==> flow/design.v <==
module Barrel_Shift_Gen#(
    parameter ADDRESS_BITS = 3,
              LEFT         = 0,
              RIGHT        = 0
    )(
    input  wire[ADDRESS_BITS-1:0] amt,
    input  wire[2**ADDRESS_BITS-1:0] num,
    output wire[2**ADDRESS_BITS-1:0] shifted
    );
    parameter WIDTH = 2**ADDRESS_BITS;
    wire[WIDTH-1:0] intermediate[ADDRESS_BITS:0];
    assign intermediate[0] = num;
    assign shifted         = intermediate[ADDRESS_BITS];
    genvar i;
    generate
       if (LEFT == 1)
         for(i=0;i<ADDRESS_BITS;i=i+1) begin: barrel_l_gen
            assign intermediate[i+1] = amt[i] ? {intermediate[i][WIDTH-2**i-1:0],intermediate[i][WIDTH-1:WIDTH-2**i]} : intermediate[i];
         end
       else if (RIGHT == 1)
         for(i=0;i<ADDRESS_BITS;i=i+1) begin: barrel_r_gen
            assign intermediate[i+1] = amt[i] ? {intermediate[i][2**i-1:0],intermediate[i][WIDTH-1:2**i]} : intermediate[i];
         end
    endgenerate
endmodule
`timescale 1ns / 1ps
module counter #(parameter BITS=20)
   (input                 clk,
    input                 reset,
    output reg [BITS-1:0] count
    );
   initial
     count <=0;
   always @(posedge(clk), posedge(reset))
     if(reset)
       count <= 0;
     else
       count <= count+1;
endmodule
module debounce
   (
    input wire clk, reset,
    input wire sw,
    output reg db_level, db_tick
   );
   localparam  [1:0]
               zero  = 2'b00,
               wait0 = 2'b01,
               one   = 2'b10,
               wait1 = 2'b11;
   localparam N=21;
   reg [N-1:0] q_reg, q_next;
   reg [1:0] state_reg, state_next;
    always @(posedge clk, posedge reset)
       if (reset)
          begin
             state_reg <= zero;
             q_reg <= 0;
          end
       else
          begin
             state_reg <= state_next;
             q_reg <= q_next;
          end
   always @*
   begin
      state_next = state_reg;    
      q_next = q_reg;            
      db_tick = 1'b0;            
      case (state_reg)
         zero:
            begin
               db_level = 1'b0;
               if (sw)
                  begin
                     state_next = wait1;
                     q_next = {N{1'b1}};  
                  end
            end
         wait1:
            begin
               db_level = 1'b0;
               if (sw)
                  begin
                     q_next = q_reg - 1;
                     if (q_next==0)
                        begin
                           state_next = one;
                           db_tick = 1'b1;
                        end
                  end
               else  
                  state_next = zero;
            end
         one:
            begin
               db_level = 1'b1;
               if (~sw)
                  begin
                     state_next = wait0;
                     q_next = {N{1'b1}};  
                  end
            end
         wait0:
            begin
               db_level = 1'b1;
               if (~sw)
                  begin
                     q_next = q_reg - 1;
                     if (q_next==0)
                        state_next = zero;
                  end
               else  
                  state_next = one;
            end
         default: state_next = zero;
      endcase
   end
endmodule
`timescale 1ns / 1ps
module pass_through
  (input [7:0]      sw,
   input            mclk,
   input            reset,
   input [2:0]      btn,
   output [7:0]     led,
   output [0:6]     seg,
   output           dp,
   output reg [3:0] an
   );
   reg [3:0]        value;
   reg [7:0]        shift_reg, shift_next,
                    result_reg, result_next;
   reg              start, start_next;
   wire [7:0]       right_shifted, left_shifted;
   wire [25:0]      count;
   wire             btn_0,
                    btn_1,
                    btn_2;
   assign led = shift_reg;
   debounce btn_0_db (.clk(mclk), .reset(reset), .sw(btn[0]), .db_level(), .db_tick(btn_0));
   debounce btn_1_db (.clk(mclk), .reset(reset), .sw(btn[1]), .db_level(), .db_tick(btn_1));
   debounce btn_2_db (.clk(mclk), .reset(reset), .sw(btn[2]), .db_level(), .db_tick(btn_2));
   sseg_driver my_sseg_conv(.num(value),
                            .sseg(seg),
                            .dp(dp)
                            );
   counter #(26) my_timer(.clk(mclk),
                          .reset(0),
                          .count(count)
                          );
   Barrel_Shift_Gen #(.ADDRESS_BITS(3), .RIGHT(1))
   right_shifter (.num(result_reg),
                  .amt(sw[2:0]),
                  .shifted(right_shifted)
                  );
   Barrel_Shift_Gen #(.ADDRESS_BITS(3), .LEFT(1))
   left_shifter (.num(result_reg),
                 .amt(sw[2:0]),
                 .shifted(left_shifted)
                 );
   always @(posedge mclk, posedge reset)
     begin
        if (reset)
          begin
             start      <= 1'b0;
             result_reg <= 8'h00;
             shift_reg  <= 8'h00;
          end
        else
          begin
             start      <= start_next;
             result_reg <= result_next;
             shift_reg  <= shift_next;
          end
     end
   always @*
     begin
        value       <= 4'h0;
        an          <= 4'b1111;
        start_next  <= start;
        result_next <= result_reg;
        shift_next  <= shift_reg;
        case(count[19:18])
          2'b00: begin
             value <= sw[3:0];
             an    <= 4'b1110;
          end
          2'b01: begin
             value <= sw[7:4];
             an    <= 4'b1101;
          end
          2'b10: begin
             value <= result_reg[3:0];
             an    <= 4'b1011;
          end
          2'b11: begin
             value <= result_reg[7:4];
             an    <= 4'b0111;
          end
        endcase  
        case({btn_2, btn_1, btn_0})
          3'b000: begin
             if (start)
               result_next <= shift_reg;
          end
          3'b100: begin
             result_next <= sw;
             start_next  <= 1'b0;
          end
          3'b010: begin
             shift_next <= left_shifted;
             start_next <= 1'b1;
          end
          3'b001: begin
             shift_next <= right_shifted;
             start_next <= 1'b1;
          end
        endcase  
     end
endmodule
`timescale 1ns / 1ps
module sseg_driver(
    input [3:0] num,
    output reg [0:6] sseg,
    output dp
    );
    assign dp = 1;
    always@* begin
        case(num)
        0:       sseg <= 7'b0000001;
        1:       sseg <= 7'b1001111;
        2:       sseg <= 7'b0010010;
        3:       sseg <= 7'b0000110;
        4:       sseg <= 7'b1001100;
        5:       sseg <= 7'b0100100;
        6:       sseg <= 7'b0000010;
        7:       sseg <= 7'b0001111;
        8:       sseg <= 7'b0000000;
        9:       sseg <= 7'b0001100;
        10:      sseg <= 7'b0001000;
        11:      sseg <= 7'b1100000;
        12:      sseg <= 7'b0110001;
        13:      sseg <= 7'b1000010;
        14:      sseg <= 7'b0110000;
        default: sseg <= 7'b0111000;
        endcase
    end
endmodule
Step by step through the tools: pass_through
The steps from the RTL of pass_through to its reports follow in flow order.
Line numbers count from 1 in the design file above.
A cell with n/a has no value.
Set-up
  top: pass_through
  clock input: mclk
  cell library: sky130hd
  library corner: tt_025C_1v80

Word-level counts
Yosys after proc, flatten, opt, wreduce and memory -nomap, before mapping. Print and check cells are not counted.
Memory sizes are those after Yosys's memory passes, which may raise the word count (mostly to a power of two), join words into wider ones and drop unused or constant bits.
Bit counts
  register bits: 112
  memory bits (read-only): 112
  memory cells: 1
  input port bits: 13
  output and inout port bits: 20
Cells by class
  add/sub/neg operators: 4
  equality and inequality tests: 34
  mux-type cells: 57
  reduce/logical cells: 22
Memory list
  (name not given): words 16, bits a word 7, read ports 1, wr ports 0, RTL line 230  | case(num)
Operator list (count)
  21-bit 2-to-1 mux: 12
  21-bit case mux with 4-bit select: 3
  21-bit by 1-bit subtractor with 21-bit output with constant B: 3
  21-bit zero test: 3
  8-bit 2-to-1 mux: 7
  2-bit 2-to-1 mux: 18
  8-bit case mux with 2-bit select: 2
  4-bit case mux with 4-bit select: 2
  2-bit inequality test with constant B: 13
  26-bit by 1-bit adder with 26-bit output with constant B: 1
  4-bit AND reduction: 6
  2-bit case mux with 4-bit select: 3
  3-bit by 2-bit inequality test with 1-bit output with constant B: 6
  2-bit equality test with constant B: 8
  3-bit OR reduction: 3
  2-bit by 1-bit equality test with 1-bit output with constant B: 4
  2-bit zero test: 4
  1-bit case mux with 2-bit select: 4
  2-bit nonzero test: 3
  1-bit 2-to-1 mux: 6
  3-bit by 1-bit equality test with 1-bit output with constant B: 1
  3-bit by 2-bit equality test with 1-bit output with constant B: 1
  3-bit equality test with constant B: 1
  3-bit zero test: 1
  2-bit AND reduction: 1
  2-bit OR reduction: 1

Longest topological paths
Longest topological path by Yosys (ltp), each cell counted once; first at word level (registers and memories cut), then after technology mapping (sequential cells cut; the memories' decode and read muxes count).
Logic depth
  depth after elaboration: 8
  ABC_AREA: 0
  depth in mapped cells: 13

Netlist
The flow's flattened synthesis, as Yosys stat reports it; memories are mapped. The netlist is that of the ABC_AREA named above (0 if unset); the other value can give another one.
Cell types (count)
  sky130_fd_sc_hd__dfrtp_1: 89
  sky130_fd_sc_hd__mux4_2: 20
  sky130_fd_sc_hd__a21oi_1: 85
  sky130_fd_sc_hd__dfxtp_1: 20
  sky130_fd_sc_hd__nor2_1: 89
  sky130_fd_sc_hd__nand2_1: 56
  sky130_fd_sc_hd__mux2_2: 18
  sky130_fd_sc_hd__xnor2_1: 22
  sky130_fd_sc_hd__o21ai_0: 38
  sky130_fd_sc_hd__ha_1: 12
  sky130_fd_sc_hd__clkbuf_1: 34
  sky130_fd_sc_hd__a31oi_1: 20
  sky130_fd_sc_hd__nor3_1: 25
  sky130_fd_sc_hd__a2bb2oi_2: 8
  sky130_fd_sc_hd__nand4_1: 17
  sky130_fd_sc_hd__nand3_1: 20
  sky130_fd_sc_hd__nor4_1: 16
  sky130_fd_sc_hd__xor2_1: 10
Other cell types: 63; their cells: 215.
Synthesis totals
  cell count: 814
  chip area (Yosys): 0.0073558 mm^2
  sequential area: 0.0027063 mm^2
  flip-flop cells: 112
By module: a second synthesis without flattening, with its own total; a netlist apart from the flattened one above.
Unflattened totals
  cells (unflattened synthesis): 807
  area (unflattened synthesis): 0.0077762 mm^2
Rows give one instance, submodules left out.
By module
  debounce: times used 3, cells 181, area 0.0015715 mm^2, sequential area 0.0006269 mm^2
  counter (BITS=26): times used 1, cells 104, area 0.0011761 mm^2, sequential area 0.0006506 mm^2
  pass_through: times used 1, cells 86, area 0.0009572 mm^2, sequential area 0.0004254 mm^2
  Barrel_Shift_Gen: times used 1, cells 19, area 0.0003266 mm^2, sequential area 0 mm^2
  Barrel_Shift_Gen: times used 1, cells 19, area 0.0003266 mm^2, sequential area 0 mm^2
  sseg_driver: times used 1, cells 36, area 0.0002753 mm^2, sequential area 0 mm^2

Path before layout
OpenSTA on the mapped netlist: ideal clock, no wires. The path of least setup slack (recovery checks aside). Input and output delay are each 20% of the period. Register names are those of the netlist, which keeps one name where synthesis merged equal registers.
Timing after synthesis
  path type: input-to-output
  start point: in sw[1]
  end point: out seg[3]
  period: 3.94 ns
  launch time at the first pin: 0.788 ns
  data arrival time: 2.627 ns
  required time: 3.152 ns
  path slack: 0.525 ns
  delay of the path: 1.839 ns
  stages: 8
  period reached after synthesis: 3.415 ns
"delay of the path" = arrival - input delay + setup time.
A path that ends at an output port has no setup time.
"stages": output pins that drive a net of the path, with the launching flip-flop's if there is one; two outputs of one cell count as two.
"period reached after synthesis" is the clock period less the worst setup slack; recovery checks do not enter. This is arithmetic on one report: input and output delays are still those of the set period (20% each).
Between the ends stands the longest chain of elaborated cells between them, by number of cells; it is not shown to be the way that was timed. Of several equally long chains one is given.
Each line given opens the expression or statement behind the cell; cells for indexed reads and writes are added by Yosys, which also makes memories of some case tables.
The chain passes a memory read, where the word-level depth is cut; so it can be longer than that depth.
Between the ends, after synthesis
  cells stage by stage: sky130_fd_sc_hd__clkbuf_1 -> sky130_fd_sc_hd__clkbuf_1 -> sky130_fd_sc_hd__mux4_2 -> sky130_fd_sc_hd__ha_1 -> sky130_fd_sc_hd__nand2_1 -> sky130_fd_sc_hd__a21oi_1 -> sky130_fd_sc_hd__a21oi_1 -> sky130_fd_sc_hd__a31oi_1
  length of the longest elaborated chain: 2
Ends and longest elaborated chain, after synthesis
  start, declared: RTL line 122  | (input [7:0]      sw,
  4-bit case mux with 4-bit select: RTL line 184  | case(count[19:18])
  memory 16 x 7 bit: RTL line 230  | case(num)
  end, declared: RTL line 127  | output [0:6]     seg,

Path in the finished layout
Path of least setup slack in the final report of flow run A (OpenROAD, finished layout, wires in). Where an end is a register, its clock arrival counts in the times.
Timing post-layout
  path type: input-to-output
  start point: in sw[2]
  end point: out seg[2]
  period: 6.17 ns
  launch time at the first pin: 1.23 ns
  data arrival time: 3.84 ns
  required time: 4.94 ns
  path slack: 1.10 ns
  stages: 5
Between the ends stands the longest chain of elaborated cells between them, by number of cells; it is not shown to be the way that was timed. Of several equally long chains one is given.
The chain passes a memory read, where the word-level depth is cut; so it can be longer than that depth.
Between the ends, post-layout
  cells stage by stage: sky130_fd_sc_hd__clkdlybuf4s50_1 -> sky130_fd_sc_hd__mux4_2 -> sky130_fd_sc_hd__or2_2 -> sky130_fd_sc_hd__o21ai_0 -> sky130_fd_sc_hd__clkdlybuf4s50_1
  length of the longest elaborated chain: 2
Ends and longest elaborated chain, post-layout
  start, declared: RTL line 122  | (input [7:0]      sw,
  4-bit case mux with 4-bit select: RTL line 184  | case(count[19:18])
  memory 16 x 7 bit: RTL line 230  | case(num)
  end, declared: RTL line 127  | output [0:6]     seg,

Wiki page: pass_through / flow data

Module pass_through, platform sky130hd: 2 stored runs of the flow (Yosys, OpenROAD) with differing settings, in no particular order. Input and output delays are each 20% of the period that was set; the output load is 0.01 pF.
"achieved clock period": clock period set for the run, less the worst setup slack. It is reckoned from that one timing run; input and output delays stay at 20% of the period that was set.
"time used up by the worst setup path" means the part of the period allowed to the worst setup path (the constraints hold back 20% at inputs and 20% at outputs) less its slack; where the path has registers, the arrival times of their clocks count too.
By "total design power" is meant OpenSTA's value without simulated activity: inputs other than the clock are taken to toggle once in ten clock periods, and the tool carries that through the logic.

==> flow run A: settings <==
{ "period_ns": 6.17, "CORE_UTILIZATION": 41, "PLACE_DENSITY_LB_ADDON": 0.25, "CORE_ASPECT_RATIO": 1.13, "CELL_PAD_IN_SITES_GLOBAL_PLACEMENT": 3, "GPL_ROUTABILITY_DRIVEN": 0, "CTS_CLUSTER_DIAMETER": 218, "CAP_MARGIN": 5, "MIN_ROUTING_LAYER": "met1", "MAX_ROUTING_LAYER": "met5", "CORE_MARGIN": 2, "SLEW_MARGIN": 20 }
==> flow run A: results <==
total negative slack on setup checks: 0.000 ns
utilization in the final report: 45.9 %
total design power: 1693 µW
setup slack of the worst path: 1.100 ns
achieved clock period: 5.070 ns
Yosys chip area after synthesis: 0.0073558 mm^2
time used up by the worst setup path: 2.60 ns
class of the worst setup path: input-to-output
area inside the die boundary: 0.0190308 mm^2
standard-cell area of the final layout: 0.0081441 mm^2
post-route worst hold slack: 0.400 ns

==> flow run B: settings <==
{ "period_ns": 3.68, "CORE_UTILIZATION": 39, "SETUP_SLACK_MARGIN": 0.62, "PLACE_DENSITY_LB_ADDON": 0.26, "CELL_PAD_IN_SITES_DETAIL_PLACEMENT": 0, "TNS_END_PERCENT": 15, "ABC_AREA": 1, "SLEW_MARGIN": 30, "CAP_MARGIN": 20, "CORE_MARGIN": 2 }
==> flow run B: results <==
total negative slack on setup checks: 0.000 ns
utilization in the final report: 44.6 %
total design power: 2604 µW
setup slack of the worst path: 0.655 ns
achieved clock period: 3.025 ns
Yosys chip area after synthesis: 0.0080002 mm^2
time used up by the worst setup path: 1.55 ns
class of the worst setup path: input-to-output
area inside the die boundary: 0.0216752 mm^2
standard-cell area of the final layout: 0.0089986 mm^2
post-route worst hold slack: 0.402 ns
